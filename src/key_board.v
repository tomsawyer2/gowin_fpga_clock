==> flow/design.v <==
module key_board(
	Clk,
	Rst_n,
	Key_Board_Row_i,
	Key_flag,
	Key_Value,
	Key_Board_Col_o
);
	input Clk ;
	input Rst_n;
	input [3:0]Key_Board_Row_i;
	output reg Key_flag;
	output reg [3:0]Key_Value;
	output reg [3:0]Key_Board_Col_o;
	reg [3:0]Key_Board_Row_r;
	reg En_Cnt ;	 
	reg [19:0] counter1;  
	reg Cnt_Done;	 
	reg [3:0]Col_Tmp ; 	 
	reg  Key_Flag_r; 	 
	reg [7:0]Key_Value_tmp;
	reg  [10:0]state;
	always@(posedge Clk)
		Key_flag <= Key_Flag_r;
	localparam
		IDEL				= 11'b00000000001,
		P_FILTER			= 11'b00000000010,
		READ_ROW_P 		= 11'b00000000100,
		SCAN_C0 			= 11'b00000001000,
		SCAN_C1 			= 11'b00000010000,
		SCAN_C2 			= 11'b00000100000,
		SCAN_C3 			= 11'b00001000000,
		PRESS_RESULT 	= 11'b00010000000,
		WAIT_R			= 11'b00100000000,
		R_FILTER 		= 11'b01000000000,
		READ_ROW_R 		= 11'b10000000000;
	always@(posedge Clk or negedge Rst_n)
	if(!Rst_n)
		counter1 <= 20'd0;
	else if(En_Cnt)begin
		if(counter1 == 20'd999999)
			counter1 <= 20'd0;
		else
			counter1 <= counter1 + 1'b1;
	end
	else
		counter1 <= 20'd0;
	always@(posedge Clk or negedge Rst_n)
	if(!Rst_n)
		Cnt_Done <= 1'b0;
	else if(counter1 == 20'd999999)
		Cnt_Done <= 1'b1;
	else
		Cnt_Done <= 1'b0;
	always @(posedge Clk or negedge Rst_n)
	if(!Rst_n)
	begin
	  state <= IDEL ;
	  Key_Board_Col_o <= 4'b0000 ;  
	  En_Cnt <= 1'b0;
	  Col_Tmp <= 4'd0;
	  Key_Flag_r <= 1'b0;
	  Key_Value_tmp <= 8'd0;
	  Key_Board_Row_r <= 4'b1111;
	end
	else
	begin
		case (state)
			IDEL:
				if(~&Key_Board_Row_i)begin   
					En_Cnt <= 1'b1 ;     
					state <= P_FILTER;   
				end
				else begin			 
					En_Cnt <=1'b0 ;  
					state  <=IDEL ;  
				end
			P_FILTER :
				if(Cnt_Done) begin	 
				  	En_Cnt <= 1'b0;  
					state <= READ_ROW_P;  
				end
				else begin			 
					En_Cnt <= 1'b1;  
					state <= P_FILTER; 
				end
			READ_ROW_P:
				if (~&Key_Board_Row_i) begin   
					Key_Board_Row_r <= Key_Board_Row_i;  
					Key_Board_Col_o <= 4'b1110;   
					state <= SCAN_C0;	 
				end
				else begin 			 
					state  <=IDEL ;  
					Key_Board_Col_o <= 4'b0000;   
				end
			SCAN_C0 :
				begin
					Key_Board_Col_o <= 4'b1101;   
					state <= SCAN_C1;	 
					if(~&Key_Board_Row_i)  
						Col_Tmp <= 4'b0001 ;  
					else
						Col_Tmp <= 4'b0000 ;  
				end
			SCAN_C1 :
				begin
					Key_Board_Col_o <= 4'b1011;   
					state <= SCAN_C2;	 
					if(~&Key_Board_Row_i)  
						Col_Tmp <= 4'b0010 | Col_Tmp ;  
					else
						Col_Tmp <= Col_Tmp ;  
				end
			SCAN_C2 :
				begin
					Key_Board_Col_o <= 4'b0111;   
					state <= SCAN_C3;	 
					if(~&Key_Board_Row_i)  
						Col_Tmp <= 4'b0100 | Col_Tmp ;  
					else
						Col_Tmp <= Col_Tmp ;  
				end
			SCAN_C3 :
				begin
					state <= PRESS_RESULT;	 
					if(~&Key_Board_Row_i) 	 
						Col_Tmp <= 4'b1000 | Col_Tmp ;  
					else
						Col_Tmp <= Col_Tmp ;  
				end
			PRESS_RESULT:
				begin
					state <= WAIT_R;		 
					Key_Board_Col_o <= 4'b0000;  
					if(((Key_Board_Row_r[0] + Key_Board_Row_r[1] + Key_Board_Row_r[2] + Key_Board_Row_r[3]) == 4'd3) &&
					((Col_Tmp[0] + Col_Tmp[1] + Col_Tmp[2] + Col_Tmp[3]) == 4'd1))  
					begin
						Key_Flag_r <= 1'b1;							 
						Key_Value_tmp <= {Key_Board_Row_r,Col_Tmp};  
					end
					else
					begin
						Key_Flag_r <= 1'b0; 			 
						Key_Value_tmp <= Key_Value_tmp;  
					end
				end
			WAIT_R :
				begin
					Key_Flag_r <= 0 ;  
					if(&Key_Board_Row_i)  
					begin
						En_Cnt =1'b1;  
						state <= R_FILTER ;  
					end
					else  
					begin
						state <= WAIT_R ;
						En_Cnt =1'b0;  
					end
				end
			R_FILTER :
				if(Cnt_Done)begin   
					En_Cnt <= 1'b0; 		 
					state <= READ_ROW_R; 	 
				end
				else
				begin
					En_Cnt <= 1'b1; 		 
					state  <= R_FILTER;		 
				end
			READ_ROW_R :
				if(&Key_Board_Row_i)   
					state <= IDEL;
				else 	 
				begin
					state <= R_FILTER;		 
					En_Cnt <= 1'b1; 		 
				end
			default:  state <= IDEL;  
		endcase
	end
	always @(posedge Clk or negedge Rst_n)
	if(!Rst_n)
		Key_Value <= 4'd0 ;
	else if(Key_Flag_r)   
	begin
		case (Key_Value_tmp)
			8'b1110_0001 : Key_Value <= 4'd1;
			8'b1110_0010 : Key_Value <= 4'd2;
			8'b1110_0100 : Key_Value <= 4'd3;
			8'b1110_1000 : Key_Value <= 4'd4;
			8'b1101_0001 : Key_Value <= 4'd5;
			8'b1101_0010 : Key_Value <= 4'd6;
			8'b1101_0100 : Key_Value <= 4'd7;
			8'b1101_1000 : Key_Value <= 4'd8;
			8'b1011_0001 : Key_Value <= 4'd9;
			8'b1011_0010 : Key_Value <= 4'd0;
			8'b1011_0100 : Key_Value <= 4'd11;
			8'b1011_1000 : Key_Value <= 4'd12;
			8'b0111_0001 : Key_Value <= 4'd13;
			8'b0111_0010 : Key_Value <= 4'd14;
			8'b0111_0100 : Key_Value <= 4'd15;
			8'b0111_1000 : Key_Value <= 4'd10;
			default: Key_Value <= Key_Value ;
		endcase
	end
endmodule
**Reports on key_board**

The steps from the RTL of key_board to its reports follow in flow order.
Line numbers count from 1 in the design file above.
Cell names lack the library's common part.
A cell with n/a has no value.

- Top: key_board
- Clock: Clk
- Standard-cell library: sky130hd
- Corner: tt_025C_1v80

**Word level**

Source: Yosys, flattened and elaborated, memories not mapped. Widths are those after wreduce. Registers that Yosys merges into a memory's read port (data or address) are not register bits. Print and check cells do not count.

- Input bits: 6
- Output and inout port bits: 9
- Word-level cells: 102
- Flip-flop bits (word level): 59

- $add $sub $neg: 7
- Equal/unequal tests: 34
- Reduce/logical cells: 18
- Multiplexer cells: 25
- Bitwise gates (word level): 4

Operators with widths:

| kind | count |
|---|---|
| 11-bit case mux with 11-bit select | 1 |
| 8-bit equality test (second input constant) | 12 |
| 4-bit case mux with 16-bit select | 1 |
| 20-bit 2-to-1 mux | 2 |
| 8-bit by 7-bit equality test with 1-bit output (second input constant) | 4 |
| 20-bit by 1-bit adder with 20-bit output (second input constant) | 1 |
| 20-bit equality test (second input constant) | 1 |
| 4-bit AND reduction | 5 |
| 4-bit case mux with 5-bit select | 1 |
| 10-bit 2-to-1 mux | 2 |
| 16-bit nonzero test | 1 |
| 4-bit case mux with 4-bit select | 1 |
| 4-bit 2-to-1 mux | 3 |
| 11-bit by 1-bit equality test with 1-bit output (second input constant) | 1 |
| 11-bit by 10-bit equality test with 1-bit output (second input constant) | 1 |
| 11-bit equality test (second input constant) | 1 |
| 11-bit by 2-bit equality test with 1-bit output (second input constant) | 1 |
| 11-bit by 3-bit equality test with 1-bit output (second input constant) | 1 |
| 11-bit by 4-bit equality test with 1-bit output (second input constant) | 1 |
| 11-bit by 5-bit equality test with 1-bit output (second input constant) | 1 |
| 11-bit by 6-bit equality test with 1-bit output (second input constant) | 1 |
| 11-bit by 7-bit equality test with 1-bit output (second input constant) | 1 |
| 11-bit by 8-bit equality test with 1-bit output (second input constant) | 1 |
| 11-bit by 9-bit equality test with 1-bit output (second input constant) | 1 |
| 11-bit 2-to-1 mux | 1 |
| 5-bit nonzero test | 2 |
| 2-bit inequality test (second input constant) | 4 |
| 2-bit AND reduction | 4 |

Other operator kinds: 14; their cells: 31.

**Logic depth**

Longest topological path by Yosys (ltp), each cell counted once; first at word level (registers and memories cut), then after technology mapping (sequential cells cut; the memories' decode and read muxes count).

- Depth after elaboration: 7
- ABC_AREA: 0
- Mapped depth: 10
- Depth with buffers taken out: 9

**Netlist**

The flow's flattened synthesis, as Yosys stat reports it; memories are mapped. The netlist is that of the ABC_AREA named above (0 if unset); the other value can give another one.
Totals and module areas in this step are rounded.

Cell types:

| cell type | count | total area (um^2) |
|---|---|---|
| dfrtp_1 | 53 | 1.33E+03 |
| nor2_1 | 42 | 157.651 |
| dfstp_2 | 5 | 131.376 |
| xor2_1 | 14 | 122.618 |
| o21ai_0 | 18 | 90.086 |
| inv_1 | 21 | 78.826 |
| mux2_2 | 7 | 78.826 |
| nand2_1 | 21 | 78.826 |
| xnor2_1 | 8 | 70.067 |
| ha_1 | 5 | 62.56 |
| a21oi_1 | 11 | 55.053 |
| nor4bb_1 | 5 | 50.048 |
| nand4_1 | 7 | 43.792 |
| fa_1 | 2 | 40.038 |
| nand2b_1 | 6 | 37.536 |
| nand3_1 | 7 | 35.034 |
| clkbuf_1 | 8 | 30.029 |
| nand3b_1 | 4 | 30.029 |

Other cell types: 30; their cells: 62.

- Synthesis area: 2,995 um^2
- Sequential area: 1,478 um^2
- Buffer cells: 15
- Standard cells after synthesis: 306
- Flip-flops: 59

**Path before layout**

Source: OpenSTA report_checks on the synthesized netlist (no wires, ideal clock, input and output delay 20% of the period each), path of least setup slack; recovery checks are left aside. Register names are those of the netlist, which keeps one name where synthesis merged equal registers.

- Kind: reg2reg
- Start point: reg Key_Board_Row_r[0]
- End point: reg Key_Value_tmp[1]
- Buffers on the path: 1
- Data required time: 3.525 ns
- Setup time: 0.125 ns
- Driving pins on the path: 10
- Setup slack: 1.057 ns
- Launch time at the first pin: 0.000 ns
- Arrival time: 2.468 ns
- Clock period: 3.65 ns
- Path delay: 2.593 ns
- Synthesis period reached: 2.593 ns

"path delay" = arrival - input delay + setup time.
"driving pins on the path": output pins that drive a net of the path, with the launching flip-flop's if there is one; two outputs of one cell count as two.
"synthesis period reached" = period - worst setup slack (recovery checks aside). The figure is calculated, with input and output delays left at 20% of the set period.
Between the ends stands the longest chain of elaborated cells between them, by number of cells; it is not shown to be the way that was timed. Of several equally long chains one is given.
A line is the first line of the expression or statement that the cell stems from. Yosys adds cells for indexed reads and writes and turns some case tables into memories.
A register here has more assigning lines than the two given.

- Cells stage by stage: dfstp_2 -> inv_1 -> fa_1 -> inv_1 -> ha_1 -> ha_1 -> nor4b_1 -> and4_1 -> buf_2 -> mux2_2
- Length of the longest elaborated chain: 6

RTL lines, path after synthesis:

| element | RTL line | RTL |
|---|---|---|
| start, declared | 15 | `reg [3:0]Key_Board_Row_r;` |
| start, assigned | 64 | `Key_Board_Row_r <= 4'b1111;` |
| start, assigned | 89 | `Key_Board_Row_r <= Key_Board_Row_i;` |
| 1-bit by 1-bit adder with 2-bit output | 136 | `if(((Key_Board_Row_r[0] + Key_Board_Row_r[1] + Key_Board_Row_r[2] + Key_Board_Row_r[3]) == 4'd3) &&` |
| 2-bit by 1-bit adder with 3-bit output | 136 |  |
| 3-bit by 1-bit adder with 4-bit output | 136 |  |
| 4-bit by 2-bit equality test with 1-bit output | 136 |  |
| 1-bit logical AND | 136 |  |
| 2-bit AND reduction | n/a |  |
| end, assigned | 140 | `Key_Value_tmp <= {Key_Board_Row_r,Col_Tmp};` |
| end, assigned | 145 | `Key_Value_tmp <= Key_Value_tmp;` |
| end, declared | 21 | `reg [7:0]Key_Value_tmp;` |

**Timing after layout**

Path of least setup slack in the final report of run A (OpenROAD, finished layout, wires in). Where an end is a register, its clock arrival counts in the times.

- Kind: reg2reg
- Start point: reg Key_Board_Row_r[3]
- End point: reg Key_Value_tmp[1]
- Setup time: 0.11 ns
- Clock period: 2.34 ns
- Driving pins on the path: 10
- Buffers on the path: 1
- Data required time: 2.56 ns
- Arrival time: 2.76 ns
- Setup slack: -0.19 ns
- Launch time at the first pin: 0.34 ns

Between the ends stands the longest chain of elaborated cells between them, by number of cells; it is not shown to be the way that was timed. Of several equally long chains one is given.
A register here has more assigning lines than the two given.

- Cells stage by stage: dfstp_2 -> inv_2 -> fa_1 -> inv_2 -> ha_4 -> ha_4 -> nor4b_4 -> and4_1 -> buf_6 -> mux2_4
- Length of the longest elaborated chain: 4

RTL lines, path after layout:

| element | RTL line | RTL |
|---|---|---|
| start, declared | 15 | `reg [3:0]Key_Board_Row_r;` |
| start, assigned | 64 | `Key_Board_Row_r <= 4'b1111;` |
| start, assigned | 89 | `Key_Board_Row_r <= Key_Board_Row_i;` |
| 3-bit by 1-bit adder with 4-bit output | 136 | `if(((Key_Board_Row_r[0] + Key_Board_Row_r[1] + Key_Board_Row_r[2] + Key_Board_Row_r[3]) == 4'd3) &&` |
| 4-bit by 2-bit equality test with 1-bit output | 136 |  |
| 1-bit logical AND | 136 |  |
| 2-bit AND reduction | n/a |  |
| end, assigned | 140 | `Key_Value_tmp <= {Key_Board_Row_r,Col_Tmp};` |
| end, assigned | 145 | `Key_Value_tmp <= Key_Value_tmp;` |
| end, declared | 21 | `reg [7:0]Key_Value_tmp;` |

==> results <==
Design key_board on sky130hd. What follows are 2 stored runs of the flow, each under its own settings; their order means nothing. The constraints put input and output delay at 20% of the set period each and load the outputs with 0.01 pF.
"period achieved" is the run's clock period less its worst setup slack. It is reckoned from that one timing run; input and output delays stay at 20% of the period that was set.
"time on the worst setup path" is the time allowed to the run's worst setup path (the clock period less input and output delay, where it has them) less its slack. Clock arrival times count: a late capture clock shortens it, a late launch clock lengthens it.
"total power of the final layout": no workload was simulated; the value follows from the tool's default switching activity.
Measured values are rounded.
Settings: -- = not set for that run.

| item | run A | run B |
|---|---|---|
| period_ns | 2.34 | 3.78 |
| CORE_UTILIZATION | 56 | 24 |
| PLACE_DENSITY | 0.5 | -- |
| HOLD_SLACK_MARGIN | 0.22 | -- |
| CORE_MARGIN | 10 | 10 |
| CTS_CLUSTER_SIZE | 27 | -- |
| SLEW_MARGIN | 30 | 20 |
| CAP_MARGIN | 20 | 20 |
| SETUP_SLACK_MARGIN | -- | -0.24 |
| PLACE_DENSITY_LB_ADDON | -- | 0.27 |
| CELL_PAD_IN_SITES_GLOBAL_PLACEMENT | -- | 2 |
| ABC_AREA | -- | 1 |
| GPL_ROUTABILITY_DRIVEN | -- | 1 |
| MIN_ROUTING_LAYER | -- | met2 |
| total power of the final layout (W) | 0.001937 | 0.001625 |
| full die area (um^2) | 8,674 | 16,860 |
| time on the worst setup path (ns) | 2.53 | 2.56 |
| worst setup path type | reg2reg | reg2reg |
| setup slack of the critical path (ns) | -0.194 | 1.222 |
| final setup TNS (ns) | -1.446 | 0.000 |
| post-synthesis cell area (um^2) | 2,995 | 2,895 |
| worst hold slack after layout (ns) | 0.453 | 0.397 |
| utilization after layout (%) | 68.2 | 29.8 |
| period achieved (ns) | 2.534 | 2.558 |
