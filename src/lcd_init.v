==> flow/design.v <==
module lcd_init
#( 
    parameter   TIME20MS    = 23'd1000_000,    
                TIME40MS    = 23'd2000_000,    
                TIME5MS     = 23'd250_000,     
                HEIGHT      =  8'd161,         
                WIDTH       =  8'd131
)
(
    input   wire            sys_clk ,
    input   wire            sys_rst_n     ,
    input   wire            wr_done       ,
    output  reg             lcd_rst       ,
    output  reg     [8:0]   init_data     ,
    output  wire            en_write      ,
    output  wire            init_done
);
localparam            BLACK         = 16'h0000;  
localparam  CLRSCR1  = BLACK;
reg [6:0]   state;
localparam  S0_DELAY_0       = 7'b0000_001,  
            S1_DELAY_1       = 7'b0000_010,
            S2_WR_0X11       = 7'b0000_100,
            S3_DELAY_3       = 7'b0001_000,
            S4_WR_INITC      = 7'b0010_000,
            S5_WR_FULLSCR    = 7'b0100_000,
            DONE             = 7'b1000_000;
reg [22:0]  cnt_150ms;
reg         lcd_rst_high_flag;  
reg [6:0]   cnt_s4_num;         
reg         cnt_s4_num_done; 
localparam  CNT_S4_MAX =7'd87;  
reg [17:0]  cnt_s5_num;
reg         cnt_s5_num_done;  
localparam  S5NUMMAX  = (WIDTH+1)*(HEIGHT+1)*2+17;   
localparam  S5NUMHALF = (WIDTH+1)*(HEIGHT+1)+17; 
localparam  DATA_IDLE = 9'b1_0000_0000;
always@(posedge sys_clk or negedge sys_rst_n)
    if(!sys_rst_n)
        state <= S0_DELAY_0;
    else
        case(state)
            S0_DELAY_0:
                state <= (cnt_150ms == TIME20MS) ? S1_DELAY_1 : S0_DELAY_0;  
            S1_DELAY_1:
                state <= (cnt_150ms == TIME40MS) ? S2_WR_0X11 : S1_DELAY_1;  
            S2_WR_0X11:
                state <= (wr_done) ? S3_DELAY_3 : S2_WR_0X11;                
            S3_DELAY_3:
                state <= (cnt_150ms == TIME5MS) ? S4_WR_INITC : S3_DELAY_3;  
            S4_WR_INITC:
                state <= (cnt_s4_num_done) ? S5_WR_FULLSCR : S4_WR_INITC;    
            S5_WR_FULLSCR:
                state <= (cnt_s5_num_done) ? DONE : S5_WR_FULLSCR;           
            DONE:
                state <= DONE;
            default:
                state <= S0_DELAY_0;
        endcase
always@(posedge sys_clk or negedge sys_rst_n)
    if(!sys_rst_n)
        cnt_150ms <= 23'd0;
    else if(state == S0_DELAY_0 || state == S1_DELAY_1 || state == S3_DELAY_3 )
        cnt_150ms <= cnt_150ms + 1'b1;
    else
        cnt_150ms <= 23'd0;
always@(posedge sys_clk or negedge sys_rst_n)
    if(!sys_rst_n)
        lcd_rst_high_flag <= 1'b0;
    else if(state == S0_DELAY_0 && (cnt_150ms == TIME20MS - 1'b1))   
        lcd_rst_high_flag <= 1'b1;                                   
    else
        lcd_rst_high_flag <= 1'b0;
always@(posedge sys_clk or negedge sys_rst_n)
    if(!sys_rst_n)
        lcd_rst <= 1'b0;
    else if(lcd_rst_high_flag)   
        lcd_rst <= 1'b1;
    else
        lcd_rst <= lcd_rst;      
always@(posedge sys_clk or negedge sys_rst_n)
    if(!sys_rst_n)
        cnt_s4_num <= 7'd0;
    else if(state != S4_WR_INITC)
        cnt_s4_num <= 7'd0;
    else if(wr_done && state == S4_WR_INITC)   
        cnt_s4_num <= cnt_s4_num + 1'b1;       
    else
        cnt_s4_num <= cnt_s4_num;
always@(posedge sys_clk or negedge sys_rst_n)
    if(!sys_rst_n)
        cnt_s4_num_done <= 1'b0;
    else if(cnt_s4_num == CNT_S4_MAX && wr_done == 1'b1)  
        cnt_s4_num_done <= 1'b1;
    else
        cnt_s4_num_done <= 1'b0;
always@(posedge sys_clk or negedge sys_rst_n)
    if(!sys_rst_n)               init_data <= DATA_IDLE;
    else if(state == S2_WR_0X11) init_data <= 9'h0_11 ; 
         else if(state == S4_WR_INITC)
                case(cnt_s4_num)     
            7'd0 :  init_data <= 9'h0_B1 ; 
            7'd1 :  init_data <= 9'h1_01 ; 
            7'd2 :  init_data <= 9'h1_2C ; 
            7'd3 :  init_data <= 9'h1_2D ; 
            7'd4 :  init_data <= 9'h0_B2 ; 
            7'd5 :  init_data <= 9'h1_01 ; 
            7'd6 :  init_data <= 9'h1_2C ; 
            7'd7 :  init_data <= 9'h1_2D ; 
            7'd8 :  init_data <= 9'h0_B3 ; 
            7'd9 :  init_data <= 9'h1_01 ; 
            7'd10:  init_data <= 9'h1_2C ; 
            7'd11:  init_data <= 9'h1_2D ; 
            7'd12:  init_data <= 9'h1_01 ; 
            7'd13:  init_data <= 9'h1_2C ; 
            7'd14:  init_data <= 9'h1_2D ; 
            7'd15:  init_data <= 9'h0_B4 ;  
            7'd16:  init_data <= 9'h1_07 ;
            7'd17:  init_data <= 9'h0_C0 ;  
            7'd18:  init_data <= 9'h1_A2 ; 
            7'd19:  init_data <= 9'h1_02 ; 
            7'd20:  init_data <= 9'h1_84 ; 
            7'd21:  init_data <= 9'h0_C1 ; 
            7'd22:  init_data <= 9'h1_C5 ; 
            7'd23:  init_data <= 9'h0_C2 ; 
            7'd24:  init_data <= 9'h1_0A ; 
            7'd25:  init_data <= 9'h1_00 ; 
            7'd26:  init_data <= 9'h0_C3 ; 
            7'd27:  init_data <= 9'h1_8A ; 
            7'd28:  init_data <= 9'h1_2A ; 
            7'd29:  init_data <= 9'h0_C4 ; 
            7'd30:  init_data <= 9'h1_8A ; 
            7'd31:  init_data <= 9'h1_EE ; 
            7'd32:  init_data <= 9'h0_C5 ;  
            7'd33:  init_data <= 9'h1_0E ; 
            7'd34:  init_data <= 9'h0_36 ;  
            7'd35:  init_data <= 9'h1_C0 ;  
            7'd36:  init_data <= 9'h0_e0 ;  
            7'd37:  init_data <= 9'h1_0f ; 
            7'd38:  init_data <= 9'h1_1a ; 
            7'd39:  init_data <= 9'h1_0f ; 
            7'd40:  init_data <= 9'h1_18 ; 
            7'd41:  init_data <= 9'h1_2f ; 
            7'd42:  init_data <= 9'h1_28 ; 
            7'd43:  init_data <= 9'h1_20 ; 
            7'd44:  init_data <= 9'h1_22 ; 
            7'd45:  init_data <= 9'h1_1f ; 
            7'd46:  init_data <= 9'h1_1b ; 
            7'd47:  init_data <= 9'h1_23 ; 
            7'd48:  init_data <= 9'h1_37 ; 
            7'd49:  init_data <= 9'h1_00 ; 	
            7'd50:  init_data <= 9'h1_07 ; 
            7'd51:  init_data <= 9'h1_02 ; 
            7'd52:  init_data <= 9'h1_10 ; 
            7'd53:  init_data <= 9'h0_e1 ; 
            7'd54:  init_data <= 9'h1_0f ; 
            7'd55:  init_data <= 9'h1_1b ; 
            7'd56:  init_data <= 9'h1_0f ; 
            7'd57:  init_data <= 9'h1_17 ; 
            7'd58:  init_data <= 9'h1_33 ; 
            7'd59:  init_data <= 9'h1_2c ; 
            7'd60:  init_data <= 9'h1_29 ; 
            7'd61:  init_data <= 9'h1_2e ; 
            7'd62:  init_data <= 9'h1_30 ; 
            7'd63:  init_data <= 9'h1_30 ; 
            7'd64:  init_data <= 9'h1_39 ; 
            7'd65:  init_data <= 9'h1_3f ; 
            7'd66:  init_data <= 9'h1_00 ; 
            7'd67:  init_data <= 9'h1_07 ; 
            7'd68:  init_data <= 9'h1_03 ; 
            7'd69:  init_data <= 9'h1_10 ; 
            7'd70:  init_data <= 9'h0_2a ;
            7'd71:  init_data <= 9'h1_00 ;
            7'd72:  init_data <= 9'h1_00 ;
            7'd73:  init_data <= 9'h1_00 ;
            7'd74:  init_data <= {1'b1,WIDTH} ;
            7'd75:  init_data <= 9'h0_2b ;
            7'd76:  init_data <= 9'h1_00 ;
            7'd77:  init_data <= 9'h1_00 ;
            7'd78:  init_data <= 9'h1_00 ;
            7'd79:  init_data <= {1'b1,HEIGHT} ;
            7'd80:  init_data <= 9'h0_F0 ;  
            7'd81:  init_data <= 9'h1_01 ; 
            7'd82:  init_data <= 9'h0_F6 ;  
            7'd83:  init_data <= 9'h1_00 ; 
            7'd84:  init_data <= 9'h0_3A ;  
            7'd85:  init_data <= 9'h1_05 ; 	
            7'd86:  init_data <= 9'h0_29 ;  
          default:  init_data <= DATA_IDLE;
                endcase
      else if(state == S5_WR_FULLSCR)
          case(cnt_s5_num)
            'd0 :  init_data <= 9'h0_29;    
            'd1 :  init_data <= 9'h0_36;
            'd2 :  init_data <= 9'h1_C0;
            'd3 :  init_data <= 9'h0_2a;
            'd4 :  init_data <= 9'h1_00;
            'd5 :  init_data <= 9'h1_00;
            'd6 :  init_data <= 9'h1_00;
            'd7 :  init_data <= {1'b1,WIDTH};
            'd8 :  init_data <= 9'h0_2b;
            'd9 :  init_data <= 9'h1_00;
            'd10:  init_data <= 9'h1_00;
            'd11:  init_data <= 9'h1_00;
            'd12:  init_data <= {1'b1,HEIGHT};
            'd13:  init_data <= 9'h0_2c;
          default : 
                   if(cnt_s5_num >= 'd14 && cnt_s5_num[0] == 0) begin
                     init_data <= {1'b1,CLRSCR1[15:8]};
                   end
                   else begin
                     if(cnt_s5_num >= 'd14 && cnt_s5_num[0] == 1) begin
                          init_data <= {1'b1,CLRSCR1[ 7:0]};
                     end
                     else  init_data <= DATA_IDLE;
                   end
           endcase
       else  init_data <= DATA_IDLE;
always@(posedge sys_clk or negedge sys_rst_n)
    if(!sys_rst_n)
        cnt_s5_num <= 18'd0;
    else if(state != S5_WR_FULLSCR)
        cnt_s5_num <= 18'd0;
    else if(wr_done && state == S5_WR_FULLSCR)
        cnt_s5_num <= cnt_s5_num + 1'b1;
    else                   
        cnt_s5_num <= cnt_s5_num;
always@(posedge sys_clk or negedge sys_rst_n)
    if(!sys_rst_n)
        cnt_s5_num_done <= 1'b0;
    else if(cnt_s5_num == S5NUMMAX && wr_done == 1'b1)
        cnt_s5_num_done <= 1'b1;
    else
        cnt_s5_num_done <= 1'b0;  
assign en_write = (state == S2_WR_0X11 || state == S4_WR_INITC || state == S5_WR_FULLSCR) ? 1'b1 : 1'b0;      
assign init_done = (state == DONE) ? 1'b1 : 1'b0;        
endmodule
# Reports on lcd_init

What the tools print for lcd_init, step after step.
Lines are those of the file above, counted from 1.
Library cell names are shortened.
Not given: -

Design top: lcd_init
Clock port: sys_clk
Standard-cell library: sky130hd
Corner: tt_025C_1v80

# Word level

Yosys after proc, flatten, opt, wreduce and memory -nomap, before mapping. Memory bits, and registers merged into a memory's read port (data or address), are not among the register bits. Print and check cells are not counted. Equal cells are merged and count once.
Yosys's memory passes give these memory sizes; they may raise the number of words (mostly to a power of two), join words into wider ones and drop unused or constant bits.

Flip-flop bits (word level): 68
Latch bits: 0
RAM bits: 0
Bits in read-only memories: 1152
Clocked read ports x word width: 0
Memories: 1

Memory list:

| memory          | depth | bits a word | rd ports | wr ports | line | RTL |
| (no name shown) | 128   | 9           | 1        | 0        | 101  | `case(cnt_s4_num)` |

Add/sub/neg operators: 3
$mul: 0
Div/mod/pow operators: 0
$lt $le $gt $ge: 0
Equal/unequal tests: 22
Shifts and indexed selects: 0
Mux-type cells: 21
Bitwise gates (word level): 0
Reduce/logical cells: 12

Operators by type and width:

| operator                                               | count |
| case mux 9 bit (select 8 bit)                          | 1 |
| == test 18 x 4 -> 1 bit (second input constant)        | 3 |
| case mux 7 bit (select 7 bit)                          | 1 |
| == test 23 x 20 -> 1 bit (second input constant)       | 2 |
| == test 18 x 2 -> 1 bit (second input constant)        | 2 |
| 2-to-1 mux 18 bit                                      | 2 |
| 2-to-1 mux 9 bit                                       | 3 |
| adder 23 x 1 -> 23 bit (second input constant)         | 1 |
| == test 23 x 18 -> 1 bit (second input constant)       | 1 |
| == test 23 x 21 -> 1 bit (second input constant)       | 1 |
| 2-to-1 mux 23 bit                                      | 1 |
| 2-to-1 mux 7 bit                                       | 3 |
| adder 18 x 1 -> 18 bit (second input constant)         | 1 |
| == test 18 x 1 -> 1 bit (second input constant)        | 1 |
| == test 18 x 16 -> 1 bit (second input constant)       | 1 |
| == test 18 x 3 -> 1 bit (second input constant)        | 1 |
| logical NOT 18 bit                                     | 1 |
| == test 7 bit (second input constant)                  | 2 |
| adder 7 x 1 -> 7 bit (second input constant)           | 1 |
| == test 7 x 1 -> 1 bit (second input constant)         | 1 |
| == test 7 x 2 -> 1 bit (second input constant)         | 1 |
| == test 7 x 3 -> 1 bit (second input constant)         | 1 |
| == test 7 x 4 -> 1 bit (second input constant)         | 1 |
| == test 7 x 5 -> 1 bit (second input constant)         | 1 |
| inequality test 7 x 5 -> 1 bit (second input constant) | 1 |
| == test 7 x 6 -> 1 bit (second input constant)         | 1 |
| inequality test 7 x 6 -> 1 bit (second input constant) | 1 |
| 2-to-1 mux 6 bit                                       | 1 |

Other operator kinds: 8; their cells: 20.

# Depth

Depth = most cells in a row (Yosys ltp): at word level without a register or memory, in the mapped netlist without a sequential cell, where the memories' decode and read muxes count.

Depth in word-level cells: 5
ABC_AREA: 0
Gate-level depth with buffers: 9
Gate-level depth less buffers: 7

# Synthesis result

The flow's flattened synthesis, as Yosys stat reports it; memories are mapped. The netlist is that of the ABC_AREA named above (0 if unset); the other value can give another one.
The area totals of this step are shown rounded.

Mapped cells: 547
Synthesis area: 4630 um^2
Flip-flop cells: 68

Cell types:

| type     | count | total area (um^2) |
| dfrtp_1  | 66    | 1.65E+03 |
| nor2_1   | 74    | 277.766 |
| xor2_1   | 27    | 236.477 |
| ha_1     | 18    | 225.216 |
| nand2_1  | 41    | 153.898 |
| xnor2_1  | 15    | 131.376 |
| nand3_1  | 25    | 125.12 |
| nand4_1  | 19    | 118.864 |
| a21oi_1  | 22    | 110.106 |
| o21ai_0  | 21    | 105.101 |
| clkbuf_1 | 26    | 97.594 |
| nor3_1   | 18    | 90.086 |
| inv_1    | 23    | 86.333 |
| nor2b_1  | 12    | 75.072 |
| a311oi_1 | 8     | 70.067 |
| nand2b_1 | 10    | 62.56 |
| mux2i_1  | 6     | 60.058 |
| nor4_1   | 9     | 56.304 |

Not listed: further types 48, cells in them 107.

# Worst setup path after synthesis

Path of least setup slack by OpenSTA after synthesis, without wires, with an ideal clock, recovery checks aside; 20% of the period is set as input and as output delay. Where synthesis merged equal registers, the netlist keeps one of their names.

Path kind: reg2reg
Start: register cnt_s5_num[11]
End: register init_data[4]
Clock period: 4.28 ns
Setup time: 0.110 ns
Time at the first pin: 0.000 ns
Data arrival time: 1.934 ns
Setup slack: 2.236 ns
Delay of the path: 2.044 ns
Stages on the path: 6
Path buffers: 0
Synthesis period reached: 2.044 ns

"delay of the path" = arrival - input delay + setup time.
"stages on the path": output pins that drive a net of the path, with the launching flip-flop's if there is one; two outputs of one cell count as two.
"synthesis period reached" = period - worst setup slack (recovery checks aside). The figure is calculated, with input and output delays left at 20% of the set period.
Between the ends stands the longest chain of elaborated cells between them, by number of cells; it is not shown to be the way that was timed. Of several equally long chains one is given.
Each line given opens the expression or statement behind the cell; cells for indexed reads and writes are added by Yosys, which also makes memories of some case tables.
At most two assigning lines are given for a register; there are more.

Cells stage by stage: dfrtp_1 > or4_4 > or4_4 > nor4_1 > a221oi_1 > o41ai_1
Length of the longest elaborated chain: 5

RTL lines, path post-synthesis:

| what                          | line | RTL |
| from (decl)                   | 33   | `reg [17:0]  cnt_s5_num;` |
| from (assign)                 | 225  | `cnt_s5_num <= cnt_s5_num + 1'b1;` |
| from (assign)                 | 227  | `cnt_s5_num <= cnt_s5_num;` |
| == test 18 x 4 -> 1 bit       | 192  | `case(cnt_s5_num)` |
| case mux 9 bit (select 8 bit) | 192  |  |
| 2-to-1 mux 9 bit              | 191  | `else if(state == S5_WR_FULLSCR)` |
| 2-to-1 mux 9 bit              | 100  | `else if(state == S4_WR_INITC)` |
| 2-to-1 mux 9 bit              | 99   | `else if(state == S2_WR_0X11) init_data <= 9'h0_11 ;` |
| to (assign)                   | 176  | `7'd74:  init_data <= {1'b1,WIDTH} ;` |
| to (assign)                   | 181  | `7'd79:  init_data <= {1'b1,HEIGHT} ;` |
| to (decl)                     | 14   | `output  reg     [8:0]   init_data     ,` |

# Worst path after layout

From the final timing report of stored run 1: the path of least setup slack in the routed layout; clock arrival at registers is part of the times.

Path kind: reg2reg
Start: register cnt_s5_num[11]
End: register init_data[5]
Clock period: 2.04 ns
Setup time: 0.09 ns
Time at the first pin: 0.34 ns
Data arrival time: 2.48 ns
Setup slack: -0.19 ns
Stages on the path: 6
Path buffers: 0

Between the ends stands the longest chain of elaborated cells between them, by number of cells; it is not shown to be the way that was timed. Of several equally long chains one is given.
At most two assigning lines are given for a register; there are more.

Cells stage by stage: dfrtp_1 > or4_4 > or4_4 > a2111oi_4 > a21oi_2 > a41oi_2
Length of the longest elaborated chain: 5

RTL lines, path after layout:

| what                          | line | RTL |
| from (decl)                   | 33   | `reg [17:0]  cnt_s5_num;` |
| from (assign)                 | 225  | `cnt_s5_num <= cnt_s5_num + 1'b1;` |
| from (assign)                 | 227  | `cnt_s5_num <= cnt_s5_num;` |
| == test 18 x 4 -> 1 bit       | 192  | `case(cnt_s5_num)` |
| case mux 9 bit (select 8 bit) | 192  |  |
| 2-to-1 mux 9 bit              | 191  | `else if(state == S5_WR_FULLSCR)` |
| 2-to-1 mux 9 bit              | 100  | `else if(state == S4_WR_INITC)` |
| 2-to-1 mux 9 bit              | 99   | `else if(state == S2_WR_0X11) init_data <= 9'h0_11 ;` |
| to (assign)                   | 176  | `7'd74:  init_data <= {1'b1,WIDTH} ;` |
| to (assign)                   | 181  | `7'd79:  init_data <= {1'b1,HEIGHT} ;` |
| to (decl)                     | 14   | `output  reg     [8:0]   init_data     ,` |

Design lcd_init on sky130hd. What follows are 2 stored runs of the flow, each under its own settings; their order means nothing. The constraints put input and output delay at 20% of the set period each and load the outputs with 0.01 pF.
"achieved period" means the clock period less the worst setup slack. The figure is calculated, with input and output delays left at 20% of the set period.
"allowed time less slack (worst setup path)": the worst setup path's part of the clock period (all of it between registers, 20% less for each end at a port) less its slack. A launch clock that arrives late makes it longer, a capture clock that arrives late makes it shorter.
"overall power" is the tool's figure for a default switching activity; nothing was simulated.
Values from the reports are rounded here.

## Stored run 1

==> flow/run.sh <==
#!/bin/bash
# the make line also repeats the synthesis and layout settings of config.mk as NAME=value (left out here)
make -C /OpenROAD-flow-scripts/flow DESIGN_CONFIG=/design/flow/config.mk WORK_HOME=/design/flow/orfs CLKGATE_MAP_FILE= finish
==> flow/config.mk <==
export PLATFORM = sky130hd
export DESIGN_NAME = lcd_init
export DESIGN_NICKNAME = lcd_init
export VERILOG_FILES = /design/flow/design.v
export SDC_FILE = /design/flow/constraint.sdc
export NUM_CORES = 4
export LEC_CHECK = 0
export ABC_AREA = 0
export CAP_MARGIN = 5
export CELL_PAD_IN_SITES_DETAIL_PLACEMENT = 1
export CORE_MARGIN = 2
export CORE_UTILIZATION = 19
export GPL_ROUTABILITY_DRIVEN = 1
export MAX_ROUTING_LAYER = met4
export MIN_ROUTING_LAYER = met2
export PLACE_DENSITY = 0.71
export SLEW_MARGIN = 20
==> flow/constraint.sdc <==
create_clock -name core_clock -period 2.04 [get_ports {sys_clk}]
set_input_delay 0.4080 -clock core_clock [delete_from_list [all_inputs] [get_ports {sys_clk}]]
set_output_delay 0.4080 -clock core_clock [all_outputs]
set_load 0.01 [all_outputs]

| result of stored run 1 | value |
|---|---|
| cell area after synthesis | 4630 um^2 |
| die size | 25600 um^2 |
| standard-cell area after routing | 6330 um^2 |
| utilization | 0.263 |
| worst slack on setup checks | -0.194 ns |
| total negative slack | -0.857 ns |
| overall power | 3000 uW |
| achieved period | 2.234 ns |
| allowed time less slack (worst setup path) | 2.23 ns |
| critical path kind | reg2reg |

## Stored run 2

==> flow/run.sh <==
#!/bin/bash
# the make line also repeats the synthesis and layout settings of config.mk as NAME=value (left out here)
make -C /OpenROAD-flow-scripts/flow DESIGN_CONFIG=/design/flow/config.mk WORK_HOME=/design/flow/orfs CLKGATE_MAP_FILE= finish
==> flow/config.mk <==
export PLATFORM = sky130hd
export DESIGN_NAME = lcd_init
export DESIGN_NICKNAME = lcd_init
export VERILOG_FILES = /design/flow/design.v
export SDC_FILE = /design/flow/constraint.sdc
export NUM_CORES = 4
export LEC_CHECK = 0
export CAP_MARGIN = 20
export CELL_PAD_IN_SITES_GLOBAL_PLACEMENT = 3
export CORE_MARGIN = 2
export CORE_UTILIZATION = 49
export CTS_CLUSTER_DIAMETER = 301
export GPL_TIMING_DRIVEN = 1
export PLACE_DENSITY_LB_ADDON = 0.12
export SETUP_SLACK_MARGIN = 0.68
export SLEW_MARGIN = 20
export TNS_END_PERCENT = 10
==> flow/constraint.sdc <==
create_clock -name core_clock -period 2.91 [get_ports {sys_clk}]
set_input_delay 0.5820 -clock core_clock [delete_from_list [all_inputs] [get_ports {sys_clk}]]
set_output_delay 0.5820 -clock core_clock [all_outputs]
set_load 0.01 [all_outputs]

Stored run 2: stopped before the end: placement reported FLW-0024
