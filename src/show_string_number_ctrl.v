==> flow/design.v <==
module show_string_number_ctrl(
    input       wire            sys_clk             ,
    input       wire            sys_rst_n           ,
    input       wire            init_done           ,
    input       wire            show_char_done      ,
    input       wire    [7:0]   Hour                ,
    input       wire    [7:0]   Minute              ,
    input       wire    [7:0]   Second              ,
    input       wire    [15:0]  TempHumi            ,
    input       wire    [4:0]   Status              ,
    input       wire            haveAlarm           ,
    input       wire            haveAlarmTemp       ,
    output      wire            en_size             ,
    output      reg             show_char_flag      ,
    output      reg     [6:0]   ascii_num           ,
    output      reg     [8:0]   start_x             ,
    output      reg     [8:0]   start_y
);
reg     [4:0]   cnt1;             
reg     [6:0]   cnt_ascii_num;
assign  en_size = 1'b1;
always@(posedge sys_clk or negedge sys_rst_n)
    if(!sys_rst_n)
        cnt1 <= 'd0;
    else if(show_char_flag)
        cnt1 <= 'd0;
    else if(init_done && cnt1 < 'd3)
        cnt1 <= cnt1 + 1'b1;
    else
        cnt1 <= cnt1;
always@(posedge sys_clk or negedge sys_rst_n)
    if(!sys_rst_n)
        show_char_flag <= 1'b0;
    else if(cnt1 == 'd2)
        show_char_flag <= 1'b1;
    else
        show_char_flag <= 1'b0;
always@(posedge sys_clk or negedge sys_rst_n)
    if(!sys_rst_n)
        cnt_ascii_num <= 'd0;
    else if(init_done && show_char_done)          
        cnt_ascii_num <= cnt_ascii_num + 1'b1;    
    else
        cnt_ascii_num <= cnt_ascii_num;
reg [3:0] decimal_hour_tens;       
reg [3:0] decimal_hour_ones;       
always @(posedge sys_clk or negedge sys_rst_n) begin
    if (!sys_rst_n) begin
        decimal_hour_tens <= 4'h0;         
        decimal_hour_ones <= 4'h0;         
    end else begin
        decimal_hour_tens <= Hour[7:4];
        decimal_hour_ones <= Hour[3:0];
    end
end
reg [3:0] decimal_minute_tens;       
reg [3:0] decimal_minute_ones;       
always @(posedge sys_clk or negedge sys_rst_n) begin
    if (!sys_rst_n) begin
        decimal_minute_tens <= 4'h0;         
        decimal_minute_ones <= 4'h0;         
    end else begin
        decimal_minute_tens <= Minute[7:4];
        decimal_minute_ones <= Minute[3:0];
    end
end
reg [3:0] decimal_second_tens;       
reg [3:0] decimal_second_ones;       
always @(posedge sys_clk or negedge sys_rst_n) begin
    if (!sys_rst_n) begin           
        decimal_second_tens <= 4'h0;         
        decimal_second_ones <= 4'h0;         
    end else begin
        decimal_second_tens <= Second[7:4];
        decimal_second_ones <= Second[3:0];
    end
end
always@(posedge sys_clk or negedge sys_rst_n)
    if(!sys_rst_n)
        ascii_num <= 'd0;
    else if(init_done)
        case(cnt_ascii_num)          
            0: ascii_num <= 'd120-'d32;  
            1: ascii_num <= 'd121-'d32;  
            2: ascii_num <= 'd122-'d32;  
            3: ascii_num <= 'd96;  
            4: ascii_num <= 'd97;  
            5: ascii_num <= 'd98;  
            6: ascii_num <= 'd45-'d32;   
            7: ascii_num <= 'd45-'d32;   
            8: ascii_num <= 'd45-'d32;   
            9: ascii_num <= 'd45-'d32;   
            10: ascii_num <= 'd45-'d32;   
            11: ascii_num <= 'd45-'d32;   
            12: ascii_num <= 'd45-'d32;   
            13: ascii_num <= 'd45-'d32;   
            14: ascii_num <= 'd45-'d32;   
            15: ascii_num <= 'd45-'d32;   
            16: ascii_num <= 'd45-'d32;   
            17: ascii_num <= 'd45-'d32;   
            18: ascii_num <= 'd45-'d32;   
            19: ascii_num <= 'd45-'d32;   
            20: ascii_num <= 'd45-'d32;   
            21: ascii_num <= 'd45-'d32;   
            22: ascii_num <= 'd32-'d32;   
            23: ascii_num <= (Status == 5'd1 || Status == 5'd2 || Status == 5'd9) ? 'd95 - 'd32 : decimal_hour_tens+'d16;   
            24: ascii_num <= (Status == 5'd3 || Status == 5'd4 || Status == 5'd10) ? 'd95 - 'd32 : decimal_hour_ones+'d16;   
            25: ascii_num <= 'd58-'d32;   
            26: ascii_num <= (Status == 5'd5 || Status == 5'd6 || Status == 5'd11) ? 'd95 - 'd32 : decimal_minute_tens+'d16;   
            27: ascii_num <= (Status == 5'd7 || Status == 5'd8 || Status == 5'd12) ? 'd95 - 'd32 : decimal_minute_ones+'d16;   
            28: ascii_num <= 'd58-'d32;   
            29: ascii_num <= (Status == 5'd13) ? 'd95 - 'd32 :decimal_second_tens+'d16;  
            30: ascii_num <= (Status == 5'd14) ? 'd95 - 'd32 :decimal_second_ones+'d16;  
            31: ascii_num <= haveAlarm ? 'd67-'d32 : 'd45 - 'd32;   
            32: ascii_num <= haveAlarmTemp ? 'd84-'d32 : 'd45 - 'd32;   
            33: ascii_num <= 'd50-'d32;   
            34: ascii_num <= 'd48-'d32;   
            35: ascii_num <= 'd50-'d32;   
            36: ascii_num <= 'd51-'d32;   
            37: ascii_num <= 'd47-'d32;   
            38: ascii_num <= 'd48-'d32;   
            39: ascii_num <= 'd54-'d32;   
            40: ascii_num <= 'd47-'d32;   
            41: ascii_num <= 'd49-'d32;   
            42: ascii_num <= 'd54-'d32;   
            43: ascii_num <= 'd70-'d32;   
            44: ascii_num <= 'd114-'d32;  
            45: ascii_num <= 'd105-'d32;  
            46: ascii_num <= 'd46-'d32;   
            47: ascii_num <= 'd32-'d32;   
            48: ascii_num <= 'd45-'d32;   
            49: ascii_num <= 'd45-'d32;   
            50: ascii_num <= 'd45-'d32;   
            51: ascii_num <= 'd45-'d32;   
            52: ascii_num <= 'd45-'d32;   
            53: ascii_num <= 'd45-'d32;   
            54: ascii_num <= 'd45-'d32;   
            55: ascii_num <= 'd45-'d32;   
            56: ascii_num <= 'd45-'d32;   
            57: ascii_num <= 'd45-'d32;   
            58: ascii_num <= 'd45-'d32;   
            59: ascii_num <= 'd45-'d32;   
            60: ascii_num <= 'd45-'d32;   
            61: ascii_num <= 'd45-'d32;   
            62: ascii_num <= 'd45-'d32;   
            63: ascii_num <= 'd45-'d32;   
            64: ascii_num <= TempHumi[15:8]/10 +'d16;   
            65: ascii_num <= TempHumi[15:8]%10 +'d16;   
            66: ascii_num <= 'd95;   
            67: ascii_num <= 'd32-'d32;   
            68: ascii_num <= TempHumi[7:0]/10 +'d16;   
            69: ascii_num <= TempHumi[7:0]%10 +'d16;   
            70: ascii_num <= 'd37-'d32;   
            default: ascii_num <= 'd0;
        endcase
always@(posedge sys_clk or negedge sys_rst_n)
    if(!sys_rst_n)
        start_x <= 'd0;
    else if(init_done)
        case(cnt_ascii_num)         
            0: start_x <= 'd8;
            1: start_x <= 'd16;
            2: start_x <= 'd24;
            3: start_x <= 'd96;
            4: start_x <= 'd104;
            5: start_x <= 'd112;
            6: start_x <= 'd0;
            7: start_x <= 'd8;
            8: start_x <= 'd16;
            9: start_x <= 'd24;
            10: start_x <= 'd32;
            11: start_x <= 'd40;
            12: start_x <= 'd48;
            13: start_x <= 'd56;
            14: start_x <= 'd64;
            15: start_x <= 'd72;
            16: start_x <= 'd80;
            17: start_x <= 'd88;
            18: start_x <= 'd96;
            19: start_x <= 'd104;
            20: start_x <= 'd112;
            21: start_x <= 'd120;
            22: start_x <= 'd32;
            23: start_x <= 'd32;
            24: start_x <= 'd40;
            25: start_x <= 'd48;
            26: start_x <= 'd56;
            27: start_x <= 'd64;
            28: start_x <= 'd72;
            29: start_x <= 'd80;
            30: start_x <= 'd88;
            31: start_x <= 'd50;
            32: start_x <= 'd70;
            33: start_x <= 'd24;
            34: start_x <= 'd32;
            35: start_x <= 'd40;
            36: start_x <= 'd48;
            37: start_x <= 'd56;
            38: start_x <= 'd64;
            39: start_x <= 'd72;
            40: start_x <= 'd80;
            41: start_x <= 'd88;
            42: start_x <= 'd96;
            43: start_x <= 'd48;
            44: start_x <= 'd56;
            45: start_x <= 'd64;
            46: start_x <= 'd72;
            47: start_x <= 'd32;
            48: start_x <= 'd0;
            49: start_x <= 'd8;
            50: start_x <= 'd16;
            51: start_x <= 'd24;
            52: start_x <= 'd32;
            53: start_x <= 'd40;
            54: start_x <= 'd48;
            55: start_x <= 'd56;
            56: start_x <= 'd64;
            57: start_x <= 'd72;
            58: start_x <= 'd80;
            59: start_x <= 'd88;
            60: start_x <= 'd96;
            61: start_x <= 'd104;
            62: start_x <= 'd112;
            63: start_x <= 'd120;
            64: start_x <= 'd36;
            65: start_x <= 'd44;
            66: start_x <= 'd52;
            67: start_x <= 'd60;
            68: start_x <= 'd68;
            69: start_x <= 'd76;
            70: start_x <= 'd84;
            default: start_x <= 'd0;
        endcase
    else
        start_x <= 'd0;
always@(posedge sys_clk or negedge sys_rst_n)
    if(!sys_rst_n)
        start_y <= 'd0;
    else if(init_done)
        case(cnt_ascii_num)         
            0 : start_y <= 'd0;
            1 : start_y <= 'd0;
            2 : start_y <= 'd0;
            3 : start_y <= 'd0;
            4 : start_y <= 'd0;
            5 : start_y <= 'd0;
            6 : start_y <= 'd16;
            7 : start_y <= 'd16;
            8 : start_y <= 'd16;
            9 : start_y <= 'd16;
            10 : start_y <= 'd16;
            11 : start_y <= 'd16;
            12 : start_y <= 'd16;
            13 : start_y <= 'd16;
            14 : start_y <= 'd16;
            15 : start_y <= 'd16;
            16 : start_y <= 'd16;
            17 : start_y <= 'd16;
            18 : start_y <= 'd16;
            19 : start_y <= 'd16;
            20 : start_y <= 'd16;
            21 : start_y <= 'd16;
            22 : start_y <= 'd32;
            23 : start_y <= 'd48;
            24 : start_y <= 'd48;
            25 : start_y <= 'd48;
            26 : start_y <= 'd48;
            27 : start_y <= 'd48;
            28: start_y <= 'd48;
            29: start_y <= 'd48;
            30: start_y <= 'd48;
            31: start_y <= 'd64;
            32: start_y <= 'd64;
            33: start_y <= 'd80;
            34: start_y <= 'd80;
            35: start_y <= 'd80;
            36: start_y <= 'd80;
            37: start_y <= 'd80;
            38: start_y <= 'd80;
            39: start_y <= 'd80;
            40: start_y <= 'd80;
            41: start_y <= 'd80;
            42: start_y <= 'd80;
            43: start_y <= 'd96;
            44: start_y <= 'd96;
            45: start_y <= 'd96;
            46: start_y <= 'd96;
            47: start_y <= 'd112;
            48: start_y <= 'd128;
            49: start_y <= 'd128;
            50: start_y <= 'd128;
            51: start_y <= 'd128;
            52: start_y <= 'd128;
            53: start_y <= 'd128;
            54: start_y <= 'd128;
            55: start_y <= 'd128;
            56: start_y <= 'd128;
            57: start_y <= 'd128;
            58: start_y <= 'd128;
            59: start_y <= 'd128;
            60: start_y <= 'd128;
            61: start_y <= 'd128;
            62: start_y <= 'd128;
            63: start_y <= 'd128;
            64: start_y <= 'd144;
            65: start_y <= 'd144;
            66: start_y <= 'd144;
            67: start_y <= 'd144;
            68: start_y <= 'd144;
            69: start_y <= 'd144;
            70: start_y <= 'd144;
            default: start_y <= 'd0;
        endcase
    else
        start_y <= 'd0;
endmodule
== Step by step through the tools: show_string_number_ctrl ==
Tool output for the design above, in the order of the flow.
Line numbers count from 1 in the design file above.
Operators: Yosys type, input widths -> output width; for muxes data width and select width s.
Library cell names are shortened.
Not given: n/a
Design
  design top: show_string_number_ctrl
  clock port: sys_clk
  library: sky130hd
  corner: tt_025C_1v80

== After elaboration ==
Counts by Yosys on the flattened word-level netlist (proc, flatten, opt, wreduce; memories kept). Register bits leave out memories and registers merged into their read ports (data or address). Print and check cells are left out.
Memory sizes are those after Yosys's memory passes, which may raise the word count (mostly to a power of two), join words into wider ones and drop unused or constant bits.
Operators by class
  add/subtract/negate cells: 12
  multipliers: 0
  divide/modulo/power cells: 4
  $lt $le $gt $ge: 1
  equal/unequal tests: 82
  shift operators: 0
  multiplexer cells: 14
  bitwise gates (word level): 0
  reductions and logical operators: 18
Operators with widths (number)
  $div 8x4->32 const B: 2
  $mod 8x4->32 const B: 2
  $pmux 7 s32: 1
  $eq 7x6->1 const B: 31
  $eq 7x5->1 const B: 15
  $eq 7x4->1 const B: 8
  $mux 6: 8
  $eq 7x7->1 const B: 6
  $add 4x5->6 const B: 6
  $eq 5x4->1 const B: 7
  $reduce_or 32->1: 1
  $eq 7x3->1 const B: 4
  $add 7x5->7 const B: 4
  $eq 5x3->1 const B: 4
  $mux 9: 2
  $eq 5x2->1 const B: 3
  $eq 7x2->1 const B: 2
  $reduce_or 2->1: 5
  $mux 5: 2
  $logic_or 1x1->1: 8
  $add 7x1->7 const B: 1
  $eq 7x1->1 const B: 1
  $logic_not 7->1: 1
  $add 5x1->5 const B: 1
  $eq 5x1->1 const B: 1
  $lt 5x2->1 const B: 1
  $logic_and 1x1->1: 2
  $reduce_bool 2->1: 1
  $mux 1: 1
Word-level totals
  bits in registers: 62
  latch bits: 0
  memory bits (writable): 0
  bits in read-only memories: 1280
  word width x clocked read ports: 0
  memories: 2
  cells after elaboration: 145
Memories
  (no name shown): depth 128, width 6, rd ports 1, write ports 0, RTL line 160  | case(cnt_ascii_num)
  (no name shown): depth 128, width 4, rd ports 1, write ports 0, RTL line 240  | case(cnt_ascii_num)

== Logic depth ==
Yosys ltp: most cells in a row. Word level: on the elaborated netlist, between registers, memories and ports. Mapped: between sequential cells and ports; inverters and the memories' decode and read muxes count.
Depth
  depth after elaboration: 5
  ABC_AREA: 0
  mapped depth: 27

== Netlist ==
Yosys stat after the flow's synthesis: flattened, memories mapped to cells. It holds for the ABC_AREA given above (unset counts as 0); a run with the other value may have another netlist.
The area totals of this step are shown rounded.
Mapped netlist
  standard cells after synthesis: 734
  cell area after synthesis: 5689 sq um
  area of sequential cells: 1351 sq um
  flip-flops: 54
Cells by type (number)
  dfrtp_1: 54
  nand2_1: 83
  a21oi_1: 54
  ha_1: 20
  o21ai_0: 48
  nor2_1: 52
  nand3_1: 28
  xnor2_1: 15
  clkbuf_1: 30
  mux2i_1: 10
  nor3_1: 20
  a31oi_1: 15
  o211ai_1: 12
  buf_4: 11
  inv_1: 20
  nor2b_1: 12
  buf_2: 14
  nand2b_1: 11
Other cell types: 75; their cells: 225.

== Path before layout ==
OpenSTA on the mapped netlist: ideal clock, no wires. The path of least setup slack (recovery checks aside). Input and output delay are each 20% of the period. Register names are those of the netlist, which keeps one name where synthesis merged equal registers.
Path post-synthesis
  path kind: in2reg
  from: in TempHumi[13]
  to: reg ascii_num[5]
  period: 6090 ps
  input delay: 1218 ps
  library setup time: 118 ps
  data arrival time: 5298 ps
  path slack: 674 ps
  delay of the path: 4198 ps
  stages: 24
  path buffers: 3
  synthesis period reached: 5416 ps
"delay of the path" = arrival - input delay + setup time.
"stages": output pins that drive a net of the path, with the launching flip-flop's if there is one; two outputs of one cell count as two.
"synthesis period reached" = period - worst setup slack (recovery checks aside). The figure is calculated, with input and output delays left at 20% of the set period.
Between the ends stands the longest chain of elaborated cells between them, by number of cells; it is not shown to be the way that was timed. Of several equally long chains one is given.
Each line given opens the expression or statement behind the cell; cells for indexed reads and writes are added by Yosys, which also makes memories of some case tables.
A register here has more assigning lines than the two given.
Between the ends, post-synthesis
  cells stage by stage: buf_2 > buf_2 > nor3_1 > a21oi_1 > ha_1 > nand2b_1 > o21ai_0 > a21oi_2 > mux2i_1 > or2_2 > a21bo_2 > o2111ai_1 > nand3_1 > or2_1 > buf_4 > nor3_2 > o21ai_0 > o21a_1 > ha_1 > mux2i_1 > nor3_1 > a21oi_1 > a21oi_1 > a21o_1
  cells in the longest elaborated chain: 3
  elaborated cells on any way between the ends: 5
  source lines of those cells: 3
  classes of those cells: add/sub (2); div (2); mux (1)
RTL lines, path post-synthesis
  start: declaration: RTL line 9  | input       wire    [15:0]  TempHumi            ,
  $mod 8x4->32: RTL line 148  | 65: ascii_num <= TempHumi[15:8]%10 +'d16;
  $add 7x5->7: RTL line 148
  $pmux 7 s32: RTL line 82  | case(cnt_ascii_num)
  end: assignment: RTL line 83  | 0: ascii_num <= 'd120-'d32;
  end: assignment: RTL line 84  | 1: ascii_num <= 'd121-'d32;
  end: declaration: RTL line 15  | output      reg     [6:0]   ascii_num           ,

== Worst path after layout ==
From the final timing report of flow run 2: the path of least setup slack in the routed layout; clock arrival at registers is part of the times.
The report prints the path's times to 10 ps; the period is as set.
Path after layout
  path kind: reg2reg
  from: reg cnt_ascii_num[3]
  to: reg ascii_num[5]
  period: 3470 ps
  library setup time: 100 ps
  data arrival time: 5150 ps
  path slack: -1490 ps
  stages: 24
  path buffers: 2
Between the ends stands the longest chain of elaborated cells between them, by number of cells; it is not shown to be the way that was timed. Of several equally long chains one is given.
A register here has more assigning lines than the two given.
Between the ends, after layout
  cells stage by stage: dfrtp_2 > or4b_4 > nor2_4 > o21ai_2 > ha_4 > buf_6 > nor2b_1 > a211o_1 > a21oi_2 > o221ai_4 > buf_6 > a211oi_2 > o22ai_2 > xnor2_2 > a211oi_2 > or2_4 > or3b_1 > a21oi_2 > ha_1 > mux2i_1 > nor3_1 > a21oi_1 > a21oi_1 > a21o_1
  cells in the longest elaborated chain: 3
  elaborated cells on any way between the ends: 75
  source lines of those cells: 1
  classes of those cells: eq/ne (67); mux (1); reduce/logical (7)
RTL lines, path after layout
  start: declaration: RTL line 20  | reg     [6:0]   cnt_ascii_num;
  start: assignment: RTL line 42  | cnt_ascii_num <= cnt_ascii_num + 1'b1;
  start: assignment: RTL line 44  | cnt_ascii_num <= cnt_ascii_num;
  $eq 7x6->1: RTL line 82  | case(cnt_ascii_num)
  $reduce_or 32->1
  $pmux 7 s32: RTL line 82
  end: assignment: RTL line 83  | 0: ascii_num <= 'd120-'d32;
  end: assignment: RTL line 84  | 1: ascii_num <= 'd121-'d32;
  end: declaration: RTL line 15  | output      reg     [6:0]   ascii_num           ,

Data sheet: physical implementation of show_string_number_ctrl

Module show_string_number_ctrl, platform sky130hd: 2 stored runs of the flow (Yosys, OpenROAD) with differing settings, in no particular order. Input and output delays are each 20% of the period that was set; the output load is 0.01 pF.
"achieved clock period" = clock period - worst setup slack. The figure is calculated, with input and output delays left at 20% of the set period.
"worst setup path time" = time allowed to the worst setup path (clock period - input delay - output delay, where it has them) - its slack; a late launch clock adds to it, a late capture clock takes from it.
By "power" is meant OpenSTA's value without simulated activity: inputs other than the clock are taken to toggle once in ten clock periods, and the tool carries that through the logic.
"worst setup path time" is known to 10 ps.
Results are given in rounded form.
[flow run 1] settings: period_ns=3.97, CORE_UTILIZATION=71, PLACE_DENSITY_LB_ADDON=0.06, CORE_MARGIN=10, CELL_PAD_IN_SITES_GLOBAL_PLACEMENT=3, TNS_END_PERCENT=95, GPL_TIMING_DRIVEN=0, CTS_CLUSTER_DIAMETER=277, CAP_MARGIN=20, SLEW_MARGIN=20
[flow run 1] result: did not finish, placement stopped with FLW-0024
[flow run 2] settings: period_ns=3.47, CAP_MARGIN=20, CORE_MARGIN=2, CORE_UTILIZATION=40, SLEW_MARGIN=20
[flow run 2] result: chip area after synthesis (Yosys) 5689 sq um, die area 15190 sq um, standard-cell area of the final layout 8329 sq um, utilization 0.6, worst setup slack after layout -1486 ps, total negative slack -7097 ps, power 4.515 mW, achieved clock period 4956 ps, worst setup path time 4960 ps, worst setup path kind reg2reg
